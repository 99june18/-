==> flow/design.v <==
module accumulator_systolic(clk, rst, acc_vaild, acc_in, acc_out);
    input clk;
    input rst;
    input [7 : 0] acc_in;  
    input acc_vaild;       
    output [7 : 0] acc_out;  
    reg [7 : 0] acc, acc_n;  
    wire [7 : 0] acc_w;  
    always @(posedge clk or posedge rst) begin
        if (rst == 1'b1) begin
            acc <= 8'd0;
        end
        else begin
            acc <= acc_n;
        end
    end
    always @(*) begin
        if (acc_vaild == 1'b1) begin
            acc_n = acc_w;
        end
        else begin
            acc_n = acc;
        end
    end
    eight_bit_full_adder_module eight_bit_full_adder(.a(acc), .b(acc_in), .cin(1'b0), .sum(acc_w), .cout());
    assign acc_out = acc;
endmodule
module eight_bit_full_adder_module (a, b, cin, sum, cout);
	input [7:0] a, b;
	input cin;
	output [7:0] sum;
	output cout;
	wire cout_1, cout_2, cout_3, cout_4, cout_5, cout_6, cout_7;
	full_adder_gatelevel_module INST_full_adder_gatelevel_module_1(.a(a[0]), .b(b[0]), .cin(1'b0), .sum(sum[0]), .cout(cout_1));
	full_adder_gatelevel_module INST_full_adder_gatelevel_module_2(.a(a[1]), .b(b[1]), .cin(cout_1), .sum(sum[1]), .cout(cout_2));
	full_adder_gatelevel_module INST_full_adder_gatelevel_module_3(.a(a[2]), .b(b[2]), .cin(cout_2), .sum(sum[2]), .cout(cout_3));
	full_adder_gatelevel_module INST_full_adder_gatelevel_module_4(.a(a[3]), .b(b[3]), .cin(cout_3), .sum(sum[3]), .cout(cout_4));
    full_adder_gatelevel_module INST_full_adder_gatelevel_module_5(.a(a[4]), .b(b[4]), .cin(cout_4), .sum(sum[4]), .cout(cout_5));
    full_adder_gatelevel_module INST_full_adder_gatelevel_module_6(.a(a[5]), .b(b[5]), .cin(cout_5), .sum(sum[5]), .cout(cout_6));
    full_adder_gatelevel_module INST_full_adder_gatelevel_module_7(.a(a[6]), .b(b[6]), .cin(cout_6), .sum(sum[6]), .cout(cout_7));
    full_adder_gatelevel_module INST_full_adder_gatelevel_module_8(.a(a[7]), .b(b[7]), .cin(cout_7), .sum(sum[7]), .cout(cout));
endmodule
module and_gate (a, b, out); 
	input a, b;
	output out;
	assign out = a && b;
endmodule
module full_adder_gatelevel_module (a, b, cin, sum, cout);
	input a, b, cin;
	output sum, cout;
	wire xor_out_1;
	wire xnor_out_1, xnor_out_2;
	wire not_out_1;
	wire and_out_1, and_out_2, and_out_3;
	wire or_out_1;
	xnor_gatelevel_gate INST_xnor_gatelevel_gate_1(.a ( b ), .b ( cin ), .out ( xnor_out_1 ));
	not_gate INST_not_gate_1(.a(xnor_out_1), .out(xor_out_1));
	xnor_gatelevel_gate INST_xnor_gatelevel_gate_2(.a ( a ), .b ( xor_out_1 ), .out ( xnor_out_2 ));
	not_gate INST_not_gate_2(.a(xnor_out_2), .out(sum));
	and_gate INST_and_gate_1 (.a(a), .b(b), .out(and_out_1));
	and_gate INST_and_gate_2 (.a(b), .b(cin), .out(and_out_2));
	and_gate INST_and_gate_3 (.a(cin), .b(a), .out(and_out_3));
	or_gate INST_or_gate_1 (.a(and_out_1), .b(and_out_2), .out(or_out_1));
	or_gate INST_or_gate_2 (.a(or_out_1), .b(and_out_3), .out(cout));
endmodule
module not_gate (a, out); 
	input a;
	output out;
	assign out = !a;
endmodule
module or_gate (a, b, out); 
	input a, b;
	output out;
	assign out = a || b;	
endmodule
module xnor_gatelevel_gate (a, b, out); 
	input a, b;
	output out;
	wire not_a_out, not_b_out;
	wire and_1_out, and_2_out;
	and_gate INST_and_gate_1 (.a(a), .b(b), .out(and_1_out));
	and_gate INST_and_gate_2 (.a(not_a_out), .b(not_b_out), .out(and_2_out));
	not_gate INST_not_gate_1 (.a(a), .out(not_a_out));
	not_gate INST_not_gate_2 (.a(b), .out(not_b_out));
	or_gate INST_or_gate (.a(and_1_out), .b(and_2_out), .out(out));
endmodule
-- Reports on accumulator_systolic
What the tools print for accumulator_systolic, step after step.
Lines are those of the file above, counted from 1.
Operators carry their Yosys type and port widths (W data, S select, Z words).
Cell names lack the library's common part.
Not given: n/a
- top module: accumulator_systolic
- clock: clk
- standard-cell library: sky130hd
- library corner: tt_025C_1v80

-- After elaboration
Source: Yosys, flattened and elaborated, memories not mapped. Widths are those after wreduce; folded enables and synchronous resets count as part of the registers. Registers that Yosys merges into a memory's read port (data or address) are not register bits. Print and check cells do not count. Equal cells are merged and count once.
- reductions and logical operators: 107
- operators with widths (operator ; number):
    $logic_and A1 B1 Y1 ; 42
    $logic_not A1 Y1 ; 38
    $logic_or A1 B1 Y1 ; 27
- flip-flop bits (word level) at 8
- input bits: 11
- output and inout bits at 8

-- Logic depth
Yosys ltp: most cells in a row. Word level: on the elaborated netlist, between registers, memories and ports. Mapped: between sequential cells and ports; inverters and the memories' decode and read muxes count.
- depth in word-level cells at 26
- noted ABC_AREA: 0
- depth in mapped cells at 11
- depth with buffers taken out at 11

-- After synthesis
The flow's flattened synthesis, as Yosys stat reports it; memories are mapped. The netlist is that of the ABC_AREA named above (0 if unset); the other value can give another one.
Totals and module areas in this step are rounded.
- cell types (cell ; number ; area in all (µm²)):
    dfrtp_1 ; 8 ; 200.192
    fa_1 ; 6 ; 120.115
    mux2_4 ; 6 ; 90.086
    buf_4 ; 8 ; 60.058
    xnor2_1 ; 2 ; 17.517
    inv_1 ; 4 ; 15.014
    ha_1 ; 1 ; 12.512
    buf_6 ; 1 ; 11.261
    a21oi_1 ; 1 ; 5.005
    nand2_1 ; 1 ; 3.754
    nor2_1 ; 1 ; 3.754
- mapped area at 539.3 µm²
- area of sequential cells at 200.2 µm²
- flip-flop cells: 8
- noted cells in the netlist: 39
By module: a second synthesis without flattening, with its own total; a netlist apart from the flattened one above.
- cells (unflattened synthesis) at 156
- area (unflattened synthesis): 1074 µm²
Each row is one instance without its submodules.
- by module (module ; cells ; area (µm²) ; instances):
    and_gate ; 1 ; 6.3 ; 56
    accumulator_systolic ; 19 ; 339.1 ; 1
    or_gate ; 1 ; 6.3 ; 32
    not_gate ; 1 ; 3.8 ; 48
    eight_bit_full_adder_module ; 1 ; 3.8 ; 1
    full_adder_gatelevel_module ; 0 ; 0.0 ; 8
    xnor_gatelevel_gate ; 0 ; 0.0 ; 16

-- Timing after synthesis
Source: OpenSTA report_checks on the synthesized netlist (no wires, ideal clock, input and output delay 20% of the period each), path of least setup slack; recovery checks are left aside. Register names are those of the netlist, which keeps one name where synthesis merged equal registers.
- path type: input-to-reg
- start: in acc_in[0]
- end: reg acc[6]
- path delay: 2.720 ns
- setup slack at 0.448 ns
- data arrival time at 3.435 ns
- stages on the path at 9
- buffers on the path: 0
- input delay at 0.792 ns
- required time at 3.883 ns
- clock period at 3.96 ns
- noted period reached after synthesis: 3.512 ns
"path delay" = arrival - input delay + setup time.
"stages on the path": output pins that drive a net of the path, with the launching flip-flop's if there is one; two outputs of one cell count as two.
"period reached after synthesis" = period - worst setup slack (recovery checks aside). The figure is calculated, with input and output delays left at 20% of the set period.
The rows between start and end are the longest chain of elaborated cells between them; the timing report does not say that the signal goes this way. Where chains are equally long, one stands for them.
A line is the first line of the expression or statement that the cell stems from. Yosys adds cells for indexed reads and writes and turns some case tables into memories.
- cells stage by stage: ha_1 -> fa_1 -> fa_1 -> fa_1 -> fa_1 -> fa_1 -> inv_1 -> fa_1 -> a21oi_1
- cells in the longest elaborated chain at 23
- RTL lines, path after synthesis (item ; line ; source):
    start: declaration ; 4 ; input [7 : 0] acc_in;
    $logic_and A1 B1 Y1 (2 in a row) ; 46 ; assign out = a && b;
    $logic_or A1 B1 Y1 (2 in a row) ; 74 ; assign out = a || b;
    $logic_and A1 B1 Y1 ; 46 ;
    $logic_or A1 B1 Y1 (2 in a row) ; 74 ;
    $logic_and A1 B1 Y1 ; 46 ;
    $logic_or A1 B1 Y1 (2 in a row) ; 74 ;
    $logic_and A1 B1 Y1 ; 46 ;
    [... 5 more ...] ; n/a ;
    $logic_not A1 Y1 ; 69 ; assign out = !a;
    $logic_and A1 B1 Y1 ; 46 ;
    $logic_or A1 B1 Y1 ; 74 ;
    $logic_not A1 Y1 ; 69 ;
    $logic_and A1 B1 Y1 ; 46 ;
    $logic_or A1 B1 Y1 ; 74 ;
    $logic_not A1 Y1 ; 69 ;
    end: assignment ; 11 ; acc <= 8'd0;
    end: assignment ; 14 ; acc <= acc_n;
    end: declaration ; 7 ; reg [7 : 0] acc, acc_n;

-- Timing after layout
From the final timing report of flow run 1: the path of least setup slack in the routed layout; clock arrival at registers is part of the times.
- path type: input-to-reg
- start: in acc_in[0]
- end: reg acc[6]
- clock period at 4.51 ns
- setup slack at 0.58 ns
- input delay at 0.90 ns
- stages on the path at 10
- required time at 4.66 ns
- buffers on the path: 1
- data arrival time at 4.08 ns
The rows between start and end are the longest chain of elaborated cells between them; the timing report does not say that the signal goes this way. Where chains are equally long, one stands for them.
- cells stage by stage: clkdlybuf4s50_1 -> ha_1 -> fa_1 -> fa_1 -> fa_1 -> fa_1 -> fa_1 -> inv_1 -> fa_1 -> a21oi_1
- cells in the longest elaborated chain at 23
- RTL lines, path after layout (item ; line ; source):
    start: declaration ; 4 ; input [7 : 0] acc_in;
    $logic_and A1 B1 Y1 (2 in a row) ; 46 ; assign out = a && b;
    $logic_or A1 B1 Y1 (2 in a row) ; 74 ; assign out = a || b;
    $logic_and A1 B1 Y1 ; 46 ;
    $logic_or A1 B1 Y1 (2 in a row) ; 74 ;
    $logic_and A1 B1 Y1 ; 46 ;
    $logic_or A1 B1 Y1 (2 in a row) ; 74 ;
    $logic_and A1 B1 Y1 ; 46 ;
    [... 5 more ...] ; n/a ;
    $logic_not A1 Y1 ; 69 ; assign out = !a;
    $logic_and A1 B1 Y1 ; 46 ;
    $logic_or A1 B1 Y1 ; 74 ;
    $logic_not A1 Y1 ; 69 ;
    $logic_and A1 B1 Y1 ; 46 ;
    $logic_or A1 B1 Y1 ; 74 ;
    $logic_not A1 Y1 ; 69 ;
    end: assignment ; 11 ; acc <= 8'd0;
    end: assignment ; 14 ; acc <= acc_n;
    end: declaration ; 7 ; reg [7 : 0] acc, acc_n;

==> results <==
Record of 2 stored runs of the RTL-to-layout flow on accumulator_systolic, platform sky130hd. The runs are unordered. Constraints: input delay and output delay 20% of the set period each, output load 0.01 pF.
By "reached clock period" is meant the clock period of the run minus its worst setup slack. This is arithmetic on one report: input and output delays are still those of the set period (20% each).
Results are given in rounded form.

Flow run 1
Settings were period_ns = 4.51; CORE_UTILIZATION = 51; SETUP_SLACK_MARGIN = 0.06; PLACE_DENSITY = 0.71; CTS_CLUSTER_SIZE = 13; CAP_MARGIN = 40; MIN_ROUTING_LAYER = met1; CORE_MARGIN = 2; SLEW_MARGIN = 20
- setup TNS at 0.000 ns
- noted the setup slack of the worst path: 0.581 ns
- reached clock period at 3.929 ns
- standard-cell area after layout: 679.4 µm²
- noted the die area: 1333 µm²
- noted the post-route utilization: 0.705
- noted the area of the synthesized netlist: 539.3 µm²

Flow run 2
Settings were period_ns = 3.59; CORE_UTILIZATION = 55; SETUP_SLACK_MARGIN = 0.81; CELL_PAD_IN_SITES_GLOBAL_PLACEMENT = 3; CTS_CLUSTER_SIZE = 40; CAP_MARGIN = 20; MIN_ROUTING_LAYER = met2; CORE_MARGIN = 2; SLEW_MARGIN = 20
- no final report: placement broke off with GPL-0301
